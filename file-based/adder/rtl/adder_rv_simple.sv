==> flow/design.v <==
module adder_rv_simple #(
  parameter int W = 32
)(
  input  logic         clk,
  input  logic         rst_n,
  input  logic         in_valid,
  output logic         in_ready,
  input  logic [W-1:0] in_a,
  input  logic [W-1:0] in_b,
  output logic         out_valid,
  input  logic         out_ready,
  output logic [W-1:0] out_sum
);
  logic         out_buf_valid;
  logic [W-1:0] out_buf_data;
  logic         spill_buf_valid;
  logic [W-1:0] spill_buf_data;
  assign out_valid = out_buf_valid;
  assign out_sum   = out_buf_data;
  wire out_buf_ready = !out_buf_valid || out_ready;
  assign in_ready = !spill_buf_valid;
  always_ff @(posedge clk or negedge rst_n) begin
    if (!rst_n) begin
      out_buf_valid   <= 1'b0;  
      spill_buf_valid <= 1'b0;  
      out_buf_data    <= '0;
      spill_buf_data  <= '0;
    end else begin
      if (out_buf_ready) begin
        if (spill_buf_valid) begin
          out_buf_data    <= spill_buf_data;
          out_buf_valid   <= 1'b1;
          spill_buf_valid <= 1'b0;  
        end else if (in_valid) begin
          out_buf_data  <= in_a + in_b;
          out_buf_valid <= 1'b1;
        end else begin
          if (out_ready)
            out_buf_valid <= 1'b0;
        end
      end
      if (in_valid && !out_buf_ready && !spill_buf_valid) begin
        spill_buf_data  <= in_a + in_b;
        spill_buf_valid <= 1'b1;
      end
    end
  end
endmodule
# Step by step through the tools: adder_rv_simple
# What the tools print for adder_rv_simple, step after step.
# Line numbers count from 1 in the design file above.
# Library cell names are shortened.
# The mark n/a stands for no value.
# setup
top	adder_rv_simple
clock_port	clk
library	sky130hd
pvt_corner	tt_025C_1v80

# Word-level counts
# Counts by Yosys on the flattened word-level netlist (proc, flatten, opt, wreduce; memories kept). Register bits leave out memories and registers merged into their read ports (data or address). Print and check cells are left out. Cells with the same type and inputs are merged into one.
# word_totals
regBits	66
inputBits	68
out_inout_bits	34
wordCells	23
# classes
add_sub_neg	1
mux	7
n_reduce_logical	11
# ops
cell	n
32-bit 2-to-1 mux	2
32-bit adder	1
1-bit 2-to-1 mux	5
2-bit AND reduction	2
2-bit nonzero test	2
1-bit logical NOT	3
3-bit nonzero test	1
1-bit logical AND	2
1-bit logical OR	1

# Logic depth
# Yosys ltp: most cells in a row. Word level: on the elaborated netlist, between registers, memories and ports. Mapped: between sequential cells and ports; inverters and the memories' decode and read muxes count.
# depth
ltp_word	6
ABC_AREA	0
ltp_mapped	11
mapped_depth_nobuf	11

# Mapped cells and area
# Yosys stat after the flow's synthesis: flattened, memories mapped to cells. It holds for the ABC_AREA given above (unset counts as 0); a run with the other value may have another netlist.
# Totals and module areas in this step are rounded.
# types
cell_type	n	area_total_um2
dfrtp_1	66	1.65E+03
ha_1	31	387.872
o21ai_0	67	335.322
a21oi_1	55	275.264
nand2_1	66	247.738
xor2_1	18	157.651
nor2_1	34	127.622
xnor2_1	12	105.101
clkbuf_1	24	90.086
and3_1	14	87.584
a21o_1	11	82.579
nand3_1	15	75.072
o21a_1	9	67.565
mux2i_1	6	60.058
nor2b_1	9	56.304
nor3_1	7	35.034
a31oi_1	5	31.28
o311ai_4	1	26.275
# Other cell types: 31; their cells: 52.
# synth_totals
cells	502
area_mm2	0.004318
sequential_area_mm2	0.001652
ffs	66
buf_cells	24

# Worst setup path after synthesis
# OpenSTA on the mapped netlist: ideal clock, no wires. The path of least setup slack (recovery checks aside). Input and output delay are each 20% of the period. Register names are those of the netlist, which keeps one name where synthesis merged equal registers.
# synth_path
path_type	input-to-reg
from	in in_a[0]
to	reg out_buf_data[24]
clock_period_ns	5.48
input_delay_ns	1.096
setup_ns	0.127
t_first_pin_ns	1.096
arrival_ns	3.375
t_required_ns	5.353
setup_slack_ns	1.978
path_delay_ns	2.406
path_stages	11
path_buffers	0
period_less_setup_slack_ns	3.502
# "path_delay_ns" = arrival - input delay + setup time.
# "path_stages": output pins that drive a net of the path, with the launching flip-flop's if there is one; two outputs of one cell count as two.
# "period_less_setup_slack_ns" = period - worst setup slack (recovery checks aside). The figure is calculated, with input and output delays left at 20% of the set period.
# Between the ends stands the longest chain of elaborated cells between them, by number of cells; it is not shown to be the way that was timed. Of several equally long chains one is given.
# Each line given opens the expression or statement behind the cell; cells for indexed reads and writes are added by Yosys, which also makes memories of some case tables.
# A register here has more assigning lines than the two given.
# synth_via
cell_sequence	ha_1 -> fa_1 -> a211oi_1 -> o21ai_1 -> nand3_1 -> a21boi_2 -> a41oi_2 -> o31ai_1 -> a311oi_2 -> mux2i_1 -> nand3_1
elab_chain_len	3
cells_between	3
classes_between	1 x add/sub; 2 x mux
# synth_rtl
item	line	rtl
from (decl)	8	input  logic [W-1:0] in_a,
32-bit adder	35	out_buf_data  <= in_a + in_b;
32-bit 2-to-1 mux	34	end else if (in_valid) begin
32-bit 2-to-1 mux	30	if (spill_buf_valid) begin
to (assign)	31	out_buf_data    <= spill_buf_data;
to (assign)	35
to (decl)	15	logic [W-1:0] out_buf_data;

# Timing after layout
# From the final timing report of job 2: the path of least setup slack in the routed layout; clock arrival at registers is part of the times.
# layout_path
path_type	input-to-reg
from	in in_a[12]
to	reg out_buf_data[26]
clock_period_ns	3.08
input_delay_ns	0.62
setup_ns	0.12
t_first_pin_ns	0.62
arrival_ns	3.13
t_required_ns	3.29
setup_slack_ns	0.16
path_stages	13
path_buffers	3
# Between the ends stands the longest chain of elaborated cells between them, by number of cells; it is not shown to be the way that was timed. Of several equally long chains one is given.
# A register here has more assigning lines than the two given.
# layout_via
cell_sequence	clkdlybuf4s50_1 -> ha_1 -> buf_4 -> buf_4 -> nand3_1 -> nor2_2 -> nand3_2 -> a21boi_2 -> a41oi_2 -> o311ai_4 -> a31oi_2 -> mux2i_1 -> nand3_1
elab_chain_len	3
cells_between	3
classes_between	1 x add/sub; 2 x mux
# layout_rtl
item	line	rtl
from (decl)	8	input  logic [W-1:0] in_a,
32-bit adder	35	out_buf_data  <= in_a + in_b;
32-bit 2-to-1 mux	34	end else if (in_valid) begin
32-bit 2-to-1 mux	30	if (spill_buf_valid) begin
to (assign)	31	out_buf_data    <= spill_buf_data;
to (assign)	35
to (decl)	15	logic [W-1:0] out_buf_data;

# Module adder_rv_simple, platform sky130hd: 2 stored runs of the flow (Yosys, OpenROAD) with differing settings, in no particular order. Input and output delays are each 20% of the period that was set; the output load is 0.01 pF.
# "achieved_clock_period_ns" means the clock period less the worst setup slack. The figure is calculated, with input and output delays left at 20% of the set period.
# "critical_path_time_ns" is the time allowed to the run's worst setup path (the clock period less input and output delay, where it has them) less its slack. Clock arrival times count: a late capture clock shortens it, a late launch clock lengthens it.
# "power.total_mw": no workload was simulated; the value follows from the tool's default switching activity.
# Measured values are rounded.
# Settings: n/a = not set for that run.
# Results: n/a = not shown.
stored run	period_ns	CORE_UTILIZATION	SETUP_SLACK_MARGIN	PLACE_DENSITY	CORE_ASPECT_RATIO	CORE_MARGIN	CELL_PAD_IN_SITES_GLOBAL_PLACEMENT	TNS_END_PERCENT	ABC_AREA	CTS_CLUSTER_SIZE	CAP_MARGIN	SLEW_MARGIN	MAX_ROUTING_LAYER	yosys.chip_area_mm2	design.die.area_mm2	post_route_stdcell_area_mm2	post_route_util_pct	ws_setup_ns	tns_ns	power.total_mw	achieved_clock_period_ns	critical_path_time_ns	path_kind
job 1	4.49	40	0.78	0.75	1.11	6	3	10	1	31	40	20	met5	n/a	n/a	n/a	n/a	n/a	n/a	n/a	n/a	n/a	n/a
job 2	3.08	46	n/a	n/a	n/a	2	n/a	n/a	n/a	n/a	20	20	n/a	0.004318	0.01018	0.006275	68.6	0.162	0.000	3.352	2.918	2.30	input-to-reg
# Job 1: unfinished; error GPL-0301 in placement
